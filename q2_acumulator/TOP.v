==> flow/design.v <==
module Acumulador #(parameter TAMANHO = 16)(Clock, Load, Clear, Transfer, M, Saidas);
	input Clock, Load, Clear, Transfer;
	input [TAMANHO-1:0] M;
	output wire [TAMANHO-1:0] Saidas;
	reg [TAMANHO-1:0] ff_B;
	wire [TAMANHO-1:0] fa_S;
	reg [TAMANHO-1:0] ff_A;
	always @(posedge Clock) begin  
		if(Load) ff_B <= M;
	end
	assign fa_S = ff_B + ff_A;  
	always @(posedge Clock or negedge Clear) begin  
		if (!Clear) begin
			ff_A <= 0;
		end
		else if(Transfer) begin
			ff_A <= fa_S;
		end
	end
	assign Saidas = ff_A;
endmodule
module FSM (Clock, Reset, Address, ReadEnable, WriteEnable, Load, Clear, Transfer, Ready);
	input Clock, Reset;
	output reg [5:0] Address;
	output reg ReadEnable, WriteEnable, Load, Clear, Transfer, Ready;
	localparam INICIO = 3'd0;
	localparam SOLICITA_MEM = 3'd1;
	localparam IDLE_1 = 3'd2;
	localparam LOAD = 3'd3;
	localparam ADD = 3'd4;
	localparam SAVING = 3'd5;
	localparam IDLE_2 = 3'd6;
	localparam READY  = 3'd7;
	reg [2:0] current_state, next_state;
	reg [5:0] i;
	always @(posedge Clock or negedge Reset) begin
		if (!Reset) begin
			current_state <= INICIO;
            i <= 6'd0;
			end
		else begin
			current_state <= next_state;
            if (next_state == INICIO) begin
					i <= 6'd0;
            end
            else if (next_state == ADD) begin
					i <= i + 1'b1; 
            end
            else if (next_state == IDLE_2) begin
					i <= i + 1'b1;
            end
		end
	end
	always @(*) begin
		next_state = current_state;
		case (current_state)
			INICIO: begin
				next_state = SOLICITA_MEM;
			end
			SOLICITA_MEM: begin
				next_state = IDLE_1;
			end
			IDLE_1: begin		
				next_state = LOAD;
			end
			LOAD: begin
				next_state = ADD;
			end
			ADD: begin
				if (i[2:0] == 3'b111) 
					next_state = SAVING;
				else 
					next_state = SOLICITA_MEM;
			end
			SAVING: begin
				next_state = IDLE_2;
			end
			IDLE_2: begin
				if (i == 6'd32) 
					next_state = READY;
				else 
					next_state = SOLICITA_MEM;
			end
			READY: begin
				next_state = INICIO;
			end
			default: next_state = INICIO;
		endcase
    end
	always @(*) begin
		Clear       = 1'b1;
		Address = 1'b0;
		ReadEnable  = 1'b0;
		WriteEnable = 1'b0;
		Load        = 1'b0;
		Transfer    = 1'b0;
		Ready       = 1'b0;
		case (current_state)
			INICIO:       Clear = 1'b0;
			SOLICITA_MEM: begin ReadEnable = 1'b1; Address = i; end
			IDLE_1:       begin ReadEnable = 1'b1; Address = i; end 
			LOAD: begin
				ReadEnable = 1'b1;
				Load       = 1'b1;
				Address = i;
			end
			ADD:          Transfer = 1'b1;
			SAVING:       begin WriteEnable = 1'b1; Address = i; end
			IDLE_2:       begin Clear = 1'b0; Address = i; end
			READY:  Ready = 1'b1;
		endcase
	end
endmodule
module TOP (Clock, Reset, Ready, Address, DataIN, ReadEnable, WriteEnable, DataOut);
	input Clock;
   input Reset;
   output wire Ready;
   output wire [4:0] Address;
   output wire [15:0] DataIN;
   output wire ReadEnable;
   output wire WriteEnable;
   input [15:0] DataOut;
   wire Load;    
   wire Clear;     
   wire Transfer;  
   Acumulador InstACC (.Clock(Clock), .Load(Load), .Clear(Clear), .Transfer(Transfer), .M(DataOut), .Saidas(DataIN));
   FSM InstFSM (.Clock(Clock), .Reset(Reset), .Address(Address), .ReadEnable(ReadEnable), .WriteEnable(WriteEnable), 
	.Load(Load), .Clear(Clear), .Transfer(Transfer), .Ready(Ready));
endmodule
## Tool chain data of TOP

The steps from the RTL of TOP to its reports follow in flow order.
Line numbers count from 1 in the design file above.
Operators: Yosys type, input widths -> output width; for muxes data width and select width s.
Library cell names are shortened.
Not given: n/a

| design | value |
|---|---|
| top | TOP |
| clock port | Clock |
| standard-cell library | sky130hd |
| corner | tt_025C_1v80 |

## Elaborated design

Counts by Yosys on the flattened word-level netlist (proc, flatten, opt, wreduce; memories kept). Register bits leave out memories and registers merged into their read ports (data or address). Print and check cells are left out. Cells with the same type and inputs are merged into one.

| word-level totals | value |
|---|---|
| input bits | 18 |
| memories kept | 0 |
| bits in read-only memories | 0 |
| bits in writable memories | 0 |
| output and inout port bits | 24 |
| word-level cells | 43 |
| register bits | 41 |
| word width x clocked read ports | 0 |
| latch bits | 0 |

| operators by class | value |
|---|---|
| $lt $le $gt $ge | 0 |
| bitwise gates (word level) | 0 |
| equal/unequal tests | 11 |
| reduce/logical cells | 13 |
| div/mod/pow operators | 0 |
| shifts and indexed selects | 0 |
| $mul | 0 |
| $add $sub $neg | 2 |
| mux-type cells | 13 |

Operators with widths:

| cell | number |
|---|---|
| $reduce_or 7->1 | 4 |
| $pmux 3 s8 | 1 |
| $eq 3x3->1 const B | 7 |
| $mux 6 | 3 |
| $add 16x16->16 | 1 |
| $pmux 1 s2 | 6 |
| $reduce_or 5->1 | 2 |
| $pmux 5 s2 | 1 |
| $eq 3x2->1 const B | 2 |
| $logic_not 3->1 | 2 |
| $reduce_or 3->1 | 2 |
| $add 6x1->6 const B | 1 |
| $eq 6x6->1 const B | 1 |
| $reduce_or 6->1 | 1 |
| $mux 3 | 2 |
| $eq 3x1->1 const B | 1 |
| $reduce_bool 3->1 | 1 |
| $reduce_or 2->1 | 1 |

## Longest topological paths

Longest topological path by Yosys (ltp), each cell counted once; first at word level (registers and memories cut), then after technology mapping (sequential cells cut; the memories' decode and read muxes count).

| depth | value |
|---|---|
| depth in word-level cells | 7 |
| ABC_AREA | 0 |
| gate-level depth with buffers | 8 |
| gate-level depth less buffers | 8 |

## Mapped cells and area

The flow's flattened synthesis, as Yosys stat reports it; memories are mapped. The netlist is that of the ABC_AREA named above (0 if unset); the other value can give another one.

Cells by type:

| type | number |
|---|---|
| dfrtp_1 | 29 |
| edfxtp_1 | 16 |
| ha_1 | 18 |
| o21ai_0 | 27 |
| nand2_1 | 29 |
| xor2_1 | 7 |
| a21o_1 | 8 |
| a21oi_1 | 10 |
| and2_1 | 8 |
| a211oi_1 | 4 |
| nand3_1 | 6 |
| dfstp_2 | 1 |
| nor2_1 | 7 |
| xnor2_1 | 3 |
| nor4b_4 | 1 |
| o21bai_1 | 3 |
| fa_1 | 1 |
| and3_1 | 3 |

Not listed: further types 32, cells in them 50.

| synthesis totals | value |
|---|---|
| area of sequential cells | 1232.4 um^2 |
| cell area after synthesis | 2498.6 um^2 |
| cell count | 231 |
| flip-flop cells | 46 |

The figures by module come from a second, unflattened synthesis with its own total; it is not the netlist above.

| second synthesis, totals | value |
|---|---|
| cells (unflattened synthesis) | 210 |
| area total of the unflattened synthesis | 2493.6 um^2 |

Each row is one instance without its submodules.

By module:

| module | area (um^2) | seq. area (um^2) | times used | cells |
|---|---|---|---|---|
| Acumulador | 1800.5 | 880.8 | 1 | 147 |
| FSM | 693.2 | 351.6 | 1 | 63 |
| TOP | 0.0 | 0.0 | 1 | 0 |

## Worst setup path after synthesis

OpenSTA on the mapped netlist: ideal clock, no wires. The path of least setup slack (recovery checks aside). Input and output delay are each 20% of the period. Register names are those of the netlist, which keeps one name where synthesis merged equal registers.

| path post-synthesis | value |
|---|---|
| path type | register to register |
| from | reg InstFSM.current_state |
| to | reg InstACC.ff_B[0] |
| driving pins on the path | 3 |
| required time | 6.000 ns |
| arrival time | 2.565 ns |
| delay of the path | 2.995 ns |
| clock period | 6.43 ns |
| path buffers | 0 |
| slack | 3.435 ns |
| library setup time | 0.430 ns |
| time at the first pin | 0.000 ns |
| period reached after synthesis | 2.995 ns |

"delay of the path" is the arrival time less input delay plus setup time.
"driving pins on the path" counts driving pins, that of a launching flip-flop among them; a cell with two outputs on the path counts twice.
"period reached after synthesis" is the clock period less the worst setup slack; recovery checks do not enter. This is arithmetic on one report: input and output delays are still those of the set period (20% each).
An end named without its bit number is one bit of that signal or, where synthesis recoded a state register, one of its new flip-flops.

| between the ends, post-synthesis | value |
|---|---|
| cell sequence | dfrtp_1 > or4_1 > nor4_1 |

Ends and longest elaborated chain, post-synthesis:

| what | line | RTL |
|---|---|---|
| start, declared | 34 | `reg [2:0] current_state, next_state;` |
| start, assigned | 38 | `current_state <= INICIO;` |
| start, assigned | 42 | `current_state <= next_state;` |
| end, assigned | 9 | `if(Load) ff_B <= M;` |
| end, declared | 5 | `reg [TAMANHO-1:0] ff_B;` |

Chain of elaborated cells between the ends: none given.

## Path in the finished layout

From the final timing report of run 1: the path of least setup slack in the routed layout; clock arrival at registers is part of the times.

| path post-layout | value |
|---|---|
| path type | register to output |
| from | reg InstFSM.current_state |
| to | out WriteEnable |
| slack | 0.60 ns |
| external output delay | 0.69 ns |
| driving pins on the path | 4 |
| arrival time | 2.18 ns |
| clock period | 3.47 ns |
| required time | 2.78 ns |
| path buffers | 1 |
| time at the first pin | 0.30 ns |

An end named without its bit number is one bit of that signal or, where synthesis recoded a state register, one of its new flip-flops.

| between the ends, post-layout | value |
|---|---|
| cell sequence | dfrtp_1 > or4_1 > nor4_1 > clkdlybuf4s50_1 |

Ends and longest elaborated chain, post-layout:

| what | line | RTL |
|---|---|---|
| start, declared | 34 | `reg [2:0] current_state, next_state;` |
| start, assigned | 38 | `current_state <= INICIO;` |
| start, assigned | 42 | `current_state <= next_state;` |
| end, declared | 121 | `output wire WriteEnable;` |

Chain of elaborated cells between the ends: none given.

# Flow runs of TOP

Stored flow runs of TOP (2 of them; Yosys, OpenROAD, sky130hd). They differ in their settings and are not a sequence. Constraints: input delay and output delay 20% of the set period each, output load 0.01 pF.
"achieved clock period": clock period set for the run, less the worst setup slack. It is reckoned from that one timing run; input and output delays stay at 20% of the period that was set.
By "worst path time" is meant the share of the clock period that the worst setup path is allowed (20% is reserved at inputs, 20% at outputs), minus its slack. Clock arrival times at its registers enter into it.
By "power" is meant OpenSTA's value without simulated activity: inputs other than the clock are taken to toggle once in ten clock periods, and the tool carries that through the logic.

## Run 1

==> flow/run.sh <==
#!/bin/bash
# the make line also repeats the synthesis and layout settings of config.mk as NAME=value (left out here)
make -C /OpenROAD-flow-scripts/flow DESIGN_CONFIG=/design/flow/config.mk WORK_HOME=/design/flow/orfs CLKGATE_MAP_FILE= finish
==> flow/config.mk <==
export PLATFORM = sky130hd
export DESIGN_NAME = TOP
export DESIGN_NICKNAME = TOP
export VERILOG_FILES = /design/flow/design.v
export SDC_FILE = /design/flow/constraint.sdc
export NUM_CORES = 4
export LEC_CHECK = 0
export CAP_MARGIN = 20
export CORE_MARGIN = 2
export CORE_UTILIZATION = 40
export SETUP_SLACK_MARGIN = -0.12
export SLEW_MARGIN = 20
==> flow/constraint.sdc <==
create_clock -name core_clock -period 3.47 [get_ports {Clock}]
set_input_delay 0.6940 -clock core_clock [delete_from_list [all_inputs] [get_ports {Clock}]]
set_output_delay 0.6940 -clock core_clock [all_outputs]
set_load 0.01 [all_outputs]

| result of run 1 | value |
|---|---|
| die footprint | 6894.8 um^2 |
| achieved clock period | 2.871 ns |
| standard-cell area of the final layout | 3106.7 um^2 |
| final setup TNS | 0.000 ns |
| worst setup slack after layout | 0.599 ns |
| power | 0.002305 W |
| mapped cell area after synthesis | 2498.6 um^2 |
| worst path time | 2.18 ns |
| type of the worst setup path | register to output |

## Run 2

==> flow/run.sh <==
#!/bin/bash
# the make line also repeats the synthesis and layout settings of config.mk as NAME=value (left out here)
make -C /OpenROAD-flow-scripts/flow DESIGN_CONFIG=/design/flow/config.mk WORK_HOME=/design/flow/orfs CLKGATE_MAP_FILE= finish
==> flow/config.mk <==
export PLATFORM = sky130hd
export DESIGN_NAME = TOP
export DESIGN_NICKNAME = TOP
export VERILOG_FILES = /design/flow/design.v
export SDC_FILE = /design/flow/constraint.sdc
export NUM_CORES = 4
export LEC_CHECK = 0
export CAP_MARGIN = 30
export CORE_MARGIN = 2
export CORE_UTILIZATION = 16
export CTS_CLUSTER_DIAMETER = 367
export GPL_ROUTABILITY_DRIVEN = 1
export MAX_ROUTING_LAYER = met5
export PLACE_DENSITY = 0.37
export SETUP_SLACK_MARGIN = 1.04
export SLEW_MARGIN = 20
==> flow/constraint.sdc <==
create_clock -name core_clock -period 4.57 [get_ports {Clock}]
set_input_delay 0.9140 -clock core_clock [delete_from_list [all_inputs] [get_ports {Clock}]]
set_output_delay 0.9140 -clock core_clock [all_outputs]
set_load 0.01 [all_outputs]

| result of run 2 | value |
|---|---|
| die footprint | 16632.0 um^2 |
| achieved clock period | 3.104 ns |
| standard-cell area of the final layout | 3321.9 um^2 |
| final setup TNS | 0.000 ns |
| worst setup slack after layout | 1.466 ns |
| power | 0.001845 W |
| mapped cell area after synthesis | 2498.6 um^2 |
| worst path time | 2.19 ns |
| type of the worst setup path | register to output |
