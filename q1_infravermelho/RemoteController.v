==> flow/design.v <==
module RemoteController (
    input wire Clock,
    input wire Reset,
    input wire Serial,
    output reg [7:0] Tecla,
    output reg Ready
);
    localparam IDLE           = 3'd0,
               WAIT_CUSTOM    = 3'd1,
               WAIT_KEY       = 3'd2,
               WAIT_INV_KEY   = 3'd3,
               WAIT_END       = 3'd4,
               VALIDATE       = 3'd5,
               READY_PULSE    = 3'd6;
    reg [2:0] state, next_state;
    reg [3:0] bit_count;    
    reg [1:0] pulse_count;  
    reg [15:0] custom_reg;
    reg [7:0]  key_reg;
    reg [7:0]  inv_key_reg;
    reg [7:0]  tecla_storage;  
    always @(posedge Clock) begin
        if (Reset) begin
            state         <= IDLE;
            bit_count     <= 4'd0;
            pulse_count   <= 2'd0;
            custom_reg    <= 16'd0;
            key_reg       <= 8'd0;
            inv_key_reg   <= 8'd0;
            tecla_storage <= 8'd0;
        end else begin
            state <= next_state;
            case (state)
                IDLE: begin
                    bit_count   <= 4'd0;
                    pulse_count <= 2'd0;
                end
                WAIT_CUSTOM: begin
                    custom_reg <= {custom_reg[14:0], Serial};
                    bit_count  <= (bit_count == 15) ? 4'd0 : bit_count + 1'b1;
                end
                WAIT_KEY: begin
                    key_reg   <= {key_reg[6:0], Serial};
                    bit_count <= (bit_count == 7) ? 4'd0 : bit_count + 1'b1;
                end
                WAIT_INV_KEY: begin
                    inv_key_reg <= {inv_key_reg[6:0], Serial};
                    bit_count   <= (bit_count == 7) ? 4'd0 : bit_count + 1'b1;
                end
                VALIDATE: begin
                    if (key_reg == ~inv_key_reg)
                        tecla_storage <= key_reg;
                end
                READY_PULSE: begin
                    pulse_count <= pulse_count + 1'b1;
                end
            endcase
        end
    end
    always @(*) begin
        next_state = state;
        case (state)
            IDLE: begin
                if (Serial == 1'b0) next_state = WAIT_CUSTOM;
            end
            WAIT_CUSTOM: begin
                if (bit_count == 15) next_state = WAIT_KEY;
            end
            WAIT_KEY: begin
                if (bit_count == 7) next_state = WAIT_INV_KEY;
            end
            WAIT_INV_KEY: begin
                if (bit_count == 7) next_state = WAIT_END;
            end
            WAIT_END: begin
                if (Serial == 1'b1) next_state = VALIDATE;
            end
            VALIDATE: begin
                if (key_reg == ~inv_key_reg) 
                    next_state = READY_PULSE;
                else 
                    next_state = IDLE;
            end
            READY_PULSE: begin
                if (pulse_count == 2) next_state = IDLE;
            end
            default: next_state = IDLE;
        endcase
    end
    always @(*) begin
        Ready = (state == READY_PULSE);
        Tecla = (state == READY_PULSE) ? tecla_storage : 8'd0;
    end
endmodule
From RTL to reports: RemoteController --
The steps from the RTL of RemoteController to its reports follow in flow order. Lines are those of the file above, counted from 1. Operators carry their Yosys type and port widths (W data, S select, Z words). Library cell names are shortened. A cell with -- has no value.
Set-up: top module RemoteController, clock input Clock, standard-cell library sky130hd, corner tt_025C_1v80

Word-level counts --
Yosys after proc, flatten, opt, wreduce and memory -nomap, before mapping. Memory bits, and registers merged into a memory's read port (data or address), are not among the register bits. Print and check cells are not counted. Equal cells are merged and count once.
Word-level totals: bits in writable memories 0, bits in latches 0, word width x clocked read ports 0, register bits after elaboration 33, memories 0, word-level cells 44, output and inout port bits 9, bits in read-only memories 0
Cells by class: magnitude comparators 0, bitwise operators 1, reduce/logical cells 6, shifts and indexed selects 0, div/mod/pow operators 0, multiply operators 0, add/sub/neg operators 2, mux-type cells 13, eq/ne operators 16
Operators with widths (count):
- $pmux W3 S7 | 1
- $mux W3 | 7
- $pmux W4 S3 | 1
- $ne A2 B2 Y1 const B | 5
- $eq A3 B3 Y1 const B | 3
- $eq A8 B8 Y1 | 1
- $not A8 Y8 | 1
- $mux W8 | 1
- $mux W4 | 2
- $eq A3 B2 Y1 const B | 2
- $reduce_and A6 Y1 | 1
- $add A4 B1 Y4 const B | 1
- $eq A4 B3 Y1 const B | 1
- $eq A4 B4 Y1 const B | 1
- $reduce_bool A4 Y1 | 1
- $pmux W2 S2 | 1
- $eq A3 B1 Y1 const B | 1
- $logic_not A3 Y1 | 1
- $add A2 B1 Y2 const B | 1
- $ne A2 B1 Y1 const B | 1
- $eq A2 B2 Y1 const B | 1
- $reduce_and A2 Y1 | 1
- $reduce_bool A2 Y1 | 1
- $reduce_or A2 Y1 | 1

Depth --
Depth = most cells in a row (Yosys ltp): at word level without a register or memory, in the mapped netlist without a sequential cell, where the memories' decode and read muxes count.
Depth: word-level depth 4, ABC_AREA 0, gate-level depth with buffers 5

After synthesis --
Yosys stat after the flow's synthesis: flattened, memories mapped to cells. It holds for the ABC_AREA given above (unset counts as 0); a run with the other value may have another netlist.
Cell types:
- dfxtp_1 | count 37, area in all 740.71 um2
- mux2i_1 | count 25, area in all 250.24 um2
- nand2b_1 | count 15, area in all 93.84 um2
- nor2_1 | count 24, area in all 90.086 um2
- xor2_1 | count 8, area in all 70.067 um2
- and2_1 | count 8, area in all 50.048 um2
- a21oi_1 | count 7, area in all 35.034 um2
- ha_1 | count 2, area in all 25.024 um2
- nor3_1 | count 4, area in all 20.019 um2
- nand2_1 | count 5, area in all 18.768 um2
- nor2b_1 | count 3, area in all 18.768 um2
- buf_2 | count 3, area in all 15.014 um2
- clkbuf_1 | count 4, area in all 15.014 um2
- o21ai_0 | count 3, area in all 15.014 um2
- a211oi_2 | count 1, area in all 12.512 um2
- a31oi_1 | count 2, area in all 12.512 um2
- and4bb_1 | count 1, area in all 12.512 um2
- and4bb_2 | count 1, area in all 12.512 um2
Not listed: further types 14, cells in them 18.
Synthesis totals: flip-flops 37, buffer cells 9, sequential area 740.7 um2, cells in the netlist 171, chip area (Yosys) 1634.1 um2

Path before layout --
OpenSTA on the mapped netlist: ideal clock, no wires. The path of least setup slack (recovery checks aside). Input and output delay are each 20% of the period. Register names are those of the netlist, which keeps one name where synthesis merged equal registers.
Timing after synthesis: kind register to register, start reg bit_count[0], end reg bit_count[3], delay of the path 1.360 ns, arrival 1.290 ns, clock period 1.54 ns, buffers on the path 0, required time 1.470 ns, stages 6, setup time 0.070 ns, slack 0.180 ns, synthesis period reached 1.36 ns
"delay of the path" is the arrival time less input delay plus setup time. "stages": output pins that drive a net of the path, with the launching flip-flop's if there is one; two outputs of one cell count as two. "synthesis period reached" = period - worst setup slack (recovery checks aside). The figure is calculated, with input and output delays left at 20% of the set period. The rows between start and end are the longest chain of elaborated cells between them; the timing report does not say that the signal goes this way. Where chains are equally long, one stands for them. Each line given opens the expression or statement behind the cell; cells for indexed reads and writes are added by Yosys, which also makes memories of some case tables. At most two assigning lines are given for a register; there are more.
Between the ends, after synthesis: path through dfxtp_1 > ha_1 > and4bb_2 > a211oi_2 > a31oi_1 > a21oi_1, cells in the longest elaborated chain 3, elaborated cells between the ends (all ways) 6, classes of those cells 1 x add/sub; 2 x eq/ne; 3 x mux
RTL lines, path after synthesis:
- start, declared | RTL line 16 | reg [3:0] bit_count;
- start, assigned | RTL line 40 | bit_count  <= (bit_count == 15) ? 4'd0 : bit_count + 1'b1;
- start, assigned | RTL line 44 | bit_count <= (bit_count == 7) ? 4'd0 : bit_count + 1'b1;
- $add A4 B1 Y4 | RTL line 48 | bit_count   <= (bit_count == 7) ? 4'd0 : bit_count + 1'b1;
- $mux W4 | RTL line 48
- $pmux W4 S3 | RTL line 33 | case (state)
- end, assigned | RTL line 40
- end, assigned | RTL line 44
- end, declared | RTL line 16

Worst path after layout --
From the final timing report of entry A: the path of least setup slack in the routed layout; clock arrival at registers is part of the times.
Timing post-layout: kind register to register, start reg key_reg[0], end reg state, required time 1.19 ns, stages 8, arrival 1.56 ns, buffers on the path 3, slack -0.37 ns, clock period 1.02 ns, setup time 0.11 ns
An end named without its bit number is one bit of that signal or, where synthesis recoded a state register, one of its new flip-flops.
Between the ends, post-layout: path through dfxtp_2 > xor2_1 > nand4_1 > buf_4 > buf_4 > buf_6 > nor3_2 > o21ai_1
RTL lines, path post-layout:
- start, declared | RTL line 19 | reg [7:0]  key_reg;
- start, assigned | RTL line 28 | key_reg       <= 8'd0;
- start, assigned | RTL line 43 | key_reg   <= {key_reg[6:0], Serial};
- end, assigned | RTL line 24 | state         <= IDLE;
- end, assigned | RTL line 32 | state <= next_state;
- end, declared | RTL line 15 | reg [2:0] state, next_state;
No chain of elaborated cells between the ends is given.

FLOW RESULTS
============

Measured data: module RemoteController, platform sky130hd, 2 stored runs of the flow under differing settings, order arbitrary. Input and output delays are each 20% of the period that was set; the output load is 0.01 pF.
"clock period achieved" = clock period - worst setup slack. The figure is calculated, with input and output delays left at 20% of the set period.
"allowed time less slack (worst setup path)" is the time allowed to the run's worst setup path (the clock period less input and output delay, where it has them) less its slack. Clock arrival times count: a late capture clock shortens it, a late launch clock lengthens it.
By "power consumption" is meant OpenSTA's value without simulated activity: inputs other than the clock are taken to toggle once in ten clock periods, and the tool carries that through the logic.

* Entry A | settings: period_ns 1.02; CAP_MARGIN 20; CORE_MARGIN 2; CORE_UTILIZATION 40; SLEW_MARGIN 20 | results: synthesized cell area 1634.1 um2; die footprint 4612.4 um2; standard-cell area of the final layout 2447.3 um2; utilization of the finished layout 61.6 %; setup slack of the worst path -0.366 ns; setup total negative slack -5.809 ns; post-route worst hold slack 0.490 ns; power consumption 0.002514 W; clock period achieved 1.386 ns; allowed time less slack (worst setup path) 1.39 ns; kind of the worst setup path register to register
* Entry B | settings: period_ns 1.44; CORE_UTILIZATION 56; SETUP_SLACK_MARGIN -0.09; PLACE_DENSITY_LB_ADDON 0.23; HOLD_SLACK_MARGIN -0.1; CORE_ASPECT_RATIO 1.2; CORE_MARGIN 8; ABC_AREA 0; CTS_CLUSTER_SIZE 38; CAP_MARGIN 20; SLEW_MARGIN 20 | results: synthesized cell area 1634.1 um2; die footprint 4909.7 um2; standard-cell area of the final layout 1909.3 um2; utilization of the finished layout 68.6 %; setup slack of the worst path 0.013 ns; setup total negative slack 0.000 ns; post-route worst hold slack 0.478 ns; power consumption 0.001724 W; clock period achieved 1.427 ns; allowed time less slack (worst setup path) 1.14 ns; kind of the worst setup path register to output
