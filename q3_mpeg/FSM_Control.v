==> flow/design.v <==
module FSM_Control (
    input wire Clock,
    input wire Reset,
    input wire Start,
    output reg [2:0] var_u,
    output reg [2:0] var_v,
    output reg [2:0] var_x,
    output reg [2:0] var_y,
    output reg [5:0] Address,
    output reg Read_Enable,
    output reg Active_MAC,
    output reg Ready
);
    localparam S_IDLE       = 3'b000,
               S_SEND_ADDR  = 3'b001,  
               S_ACT_RE     = 3'b010,  
               S_WAIT_DATA  = 3'b011,  
               S_ACCUM      = 3'b100,  
               S_DONE       = 3'b101;
    reg [2:0] current_state, next_state;
    wire v_done = (var_v == 3'd7);
    wire u_done = (var_u == 3'd7) && v_done;
    wire y_done = (var_y == 3'd7) && u_done;
    wire x_done = (var_x == 3'd7) && y_done;
    always @(posedge Clock) begin
        if (Reset) begin
            current_state <= S_IDLE;
            var_u <= 3'd0;
            var_v <= 3'd0;
            var_x <= 3'd0;
            var_y <= 3'd0;
        end else begin
            current_state <= next_state;
            if (current_state == S_ACCUM) begin  
                var_v <= v_done ? 3'd0 : var_v + 1'b1;
                var_u <= v_done ? (u_done ? 3'd0 : var_u + 1'b1) : var_u;
                var_y <= u_done ? (y_done ? 3'd0 : var_y + 1'b1) : var_y;
                var_x <= y_done ? (x_done ? 3'd0 : var_x + 1'b1) : var_x;
            end
        end
    end
    always @(*) begin
        next_state = current_state;
        case (current_state)
            S_IDLE: 
                if (Start) next_state = S_SEND_ADDR;
            S_SEND_ADDR: 
                next_state = S_ACT_RE;
            S_ACT_RE:    
                next_state = S_WAIT_DATA;
            S_WAIT_DATA: 
                next_state = S_ACCUM;
            S_ACCUM: begin
                if (var_u == 7 && var_v == 7 && var_x == 7 && var_y == 7)
                    next_state = S_DONE;
                else
                    next_state = S_SEND_ADDR;
            end
            S_DONE: 
                next_state = S_IDLE;
            default: 
                next_state = S_IDLE;
        endcase
    end
    always @(*) begin
        Read_Enable = 1'b0;
        Active_MAC  = 1'b0;
        Ready       = 1'b0;
        Address     = {var_u, var_v};  
        case (current_state)
            S_ACT_RE: begin
                Read_Enable = 1'b1;
            end
            S_ACCUM: begin
                Active_MAC = 1'b1;
            end
            S_DONE: begin
                Ready = 1'b1;
            end
            default: ;  
        endcase
    end
endmodule
Tool chain data of FSM_Control
Tool output for the design above, in the order of the flow.
Lines are those of the file above, counted from 1.
Cell names lack the library's common part.
{ "inputs": {"design": "FSM_Control", "clock": "Clock", "cell_library": "sky130hd", "lib_corner": "tt_025C_1v80"} }

Word level
Counts by Yosys on the flattened word-level netlist (proc, flatten, opt, wreduce; memories kept). Register bits leave out memories and registers merged into their read ports (data or address). Print and check cells are left out. Cells with the same type and inputs are merged into one.
{ "bits": {"register_bits": 15, "inputBits": 3, "elab_cells": 38} }
{ "op_classes": {"addsub": 4, "equal": 10, "muxes": 10, "reduce_and_logical": 9} }
{ "ops": {"columns": ["cell", "n"], "rows": [
  ["3-bit equality test (second input constant)", 6],
  ["3-bit two-way mux", 6],
  ["3-bit case mux with 5-bit select", 1],
  ["3-bit by 1-bit adder with 3-bit output (second input constant)", 4],
  ["2-bit AND reduction", 3],
  ["3-bit by 2-bit equality test with 1-bit output (second input constant)", 2],
  ["1-bit logical AND", 5],
  ["3-bit by 1-bit equality test with 1-bit output (second input constant)", 1],
  ["3-bit logical NOT", 1],
  ["1-bit two-way mux", 3],
  ["2-bit inequality test (second input constant)", 1]
]} }

Longest topological paths
Yosys ltp: most cells in a row. Word level: on the elaborated netlist, between registers, memories and ports. Mapped: between sequential cells and ports; inverters and the memories' decode and read muxes count.
{ "logic_depth": {"ltp_word": 6, "ABC_AREA": 0, "depth_mapped": 5} }

Netlist
The flow's flattened synthesis, as Yosys stat reports it; memories are mapped. The netlist is that of the ABC_AREA named above (0 if unset); the other value can give another one.
{ "by_type": {"columns": ["type", "n", "area_total_um2"], "rows": [
  ["dfxtp_1", 18, 360.346],
  ["ha_1", 8, 100.096],
  ["nand2b_1", 9, 56.304],
  ["buf_4", 7, 52.55],
  ["mux2i_1", 5, 50.048],
  ["nor2b_1", 6, 37.536],
  ["mux2_4", 2, 30.029],
  ["buf_6", 2, 22.522],
  ["a21bo_2", 2, 20.019],
  ["or3b_1", 2, 17.517],
  ["a21oi_1", 3, 15.014],
  ["and4bb_2", 1, 12.512],
  ["and3_4", 1, 11.261],
  ["a32o_1", 1, 10.01],
  ["buf_2", 2, 10.01],
  ["nor3_1", 2, 10.01],
  ["a21oi_2", 1, 8.758],
  ["and4_1", 1, 8.758]
]} }
Other cell types: 10; their cells: 12.
{ "synth_totals": {"mapped_cells": 85, "mapped_area_um2": 902.1, "seq_area_um2": 360.3, "flip_flops": 18, "buffers": 11} }

Timing after synthesis
OpenSTA on the mapped netlist: ideal clock, no wires. The path of least setup slack (recovery checks aside). Input and output delay are each 20% of the period. Register names are those of the netlist, which keeps one name where synthesis merged equal registers.
{ "synth_timing": {"path_kind": "register -> register", "start": "register var_v[0]", "end": "register var_y[0]", "period_ns": 2.43, "setup_ns": 0.121, "arrival_ns": 1.342, "required_ns": 2.309, "path_slack_ns": 0.967, "path_delay_ns": 1.463, "path_stages": 6, "path_buffers": 1, "period_less_setup_slack_ns": 1.463} }
"path_delay_ns" = arrival - input delay + setup time.
"path_stages" counts driving pins, that of a launching flip-flop among them; a cell with two outputs on the path counts twice.
"period_less_setup_slack_ns" = period - worst setup slack (recovery checks aside). The figure is calculated, with input and output delays left at 20% of the set period.
Between the ends stands the longest chain of elaborated cells between them, by number of cells; it is not shown to be the way that was timed. Of several equally long chains one is given.
Each line given opens the expression or statement behind the cell; cells for indexed reads and writes are added by Yosys, which also makes memories of some case tables.
{ "synth_between": {"cell_sequence": "dfxtp_1 > ha_1 > ha_1 > buf_6 > and3_4 > mux2_4", "elab_chain_len": 4, "cells_between": 5, "cone_classes": "eq/ne (1); mux (1); reduce/logical (3)"} }
{ "synth_rtl": {"columns": ["item", "line_no", "source"], "rows": [
  ["start, declared", 6, "output reg [2:0] var_v,"],
  ["start, assigned", 29, "var_v <= 3'd0;"],
  ["start, assigned", 35, "var_v <= v_done ? 3'd0 : var_v + 1'b1;"],
  ["3-bit equality test", 21, "wire v_done = (var_v == 3'd7);"],
  ["1-bit logical AND", 22, "wire u_done = (var_u == 3'd7) && v_done;"],
  ["1-bit logical AND", 23, "wire y_done = (var_y == 3'd7) && u_done;"],
  ["3-bit two-way mux", 37, "var_y <= u_done ? (y_done ? 3'd0 : var_y + 1'b1) : var_y;"],
  ["end, assigned", 31, "var_y <= 3'd0;"],
  ["end, assigned", 37, null],
  ["end, declared", 8, "output reg [2:0] var_y,"]
]} }

Timing after layout
Path of least setup slack in the final report of run 2 (OpenROAD, finished layout, wires in). Where an end is a register, its clock arrival counts in the times.
{ "layout_timing": {"path_kind": "register -> register", "start": "register var_u[1]", "end": "register var_x[0]", "period_ns": 1.69, "setup_ns": 0.10, "arrival_ns": 1.65, "required_ns": 1.88, "path_slack_ns": 0.22, "path_stages": 5, "path_buffers": 0} }
Between the ends stands the longest chain of elaborated cells between them, by number of cells; it is not shown to be the way that was timed. Of several equally long chains one is given.
{ "layout_between": {"cell_sequence": "dfxtp_1 > ha_1 > ha_1 > and4_2 > mux2_4", "elab_chain_len": 5, "cells_between": 6, "cone_classes": "eq/ne (1); mux (1); reduce/logical (4)"} }
{ "layout_rtl": {"columns": ["item", "line_no", "source"], "rows": [
  ["start, declared", 5, "output reg [2:0] var_u,"],
  ["start, assigned", 28, "var_u <= 3'd0;"],
  ["start, assigned", 36, "var_u <= v_done ? (u_done ? 3'd0 : var_u + 1'b1) : var_u;"],
  ["3-bit equality test", 22, "wire u_done = (var_u == 3'd7) && v_done;"],
  ["1-bit logical AND", 22, null],
  ["1-bit logical AND", 23, "wire y_done = (var_y == 3'd7) && u_done;"],
  ["1-bit logical AND", 24, "wire x_done = (var_x == 3'd7) && y_done;"],
  ["3-bit two-way mux", 38, "var_x <= y_done ? (x_done ? 3'd0 : var_x + 1'b1) : var_x;"],
  ["end, assigned", 30, "var_x <= 3'd0;"],
  ["end, assigned", 38, null],
  ["end, declared", 7, "output reg [2:0] var_x,"]
]} }

Record of 2 stored runs of the RTL-to-layout flow on FSM_Control, platform sky130hd. The runs are unordered. Constraints: input delay and output delay 20% of the set period each, output load 0.01 pF.
"fin_power_mw": no workload was simulated; the value follows from the tool's default switching activity.
[
  {
    "run": "run 1",
    "settings": { "period_ns": 1.26, "CORE_UTILIZATION": 68, "PLACE_DENSITY": 0.83, "CELL_PAD_IN_SITES_GLOBAL_PLACEMENT": 3, "TNS_END_PERCENT": 35, "CTS_CLUSTER_DIAMETER": 352, "CAP_MARGIN": 40, "SLEW_MARGIN": 0, "MIN_ROUTING_LAYER": "met2", "CORE_MARGIN": 2 },
    "outcome": "not finished: placement ended with error GPL-0301"
  },
  {
    "run": "run 2",
    "settings": { "period_ns": 1.69, "SETUP_SLACK_MARGIN": 0.16, "CAP_MARGIN": 20, "CORE_MARGIN": 2, "CORE_UTILIZATION": 40, "SLEW_MARGIN": 20 },
    "results": { "synthesis_area_um2": 902.1, "design.die.area_um2": 2651.2, "finalCellArea_um2": 1143.6, "layout_utilization_pct": 52.7, "ws_setup_ns": 0.224, "tns_ns": 0.000, "hold_worst_slack_ns": 0.445, "fin_power_mw": 0.7285 }
  }
]
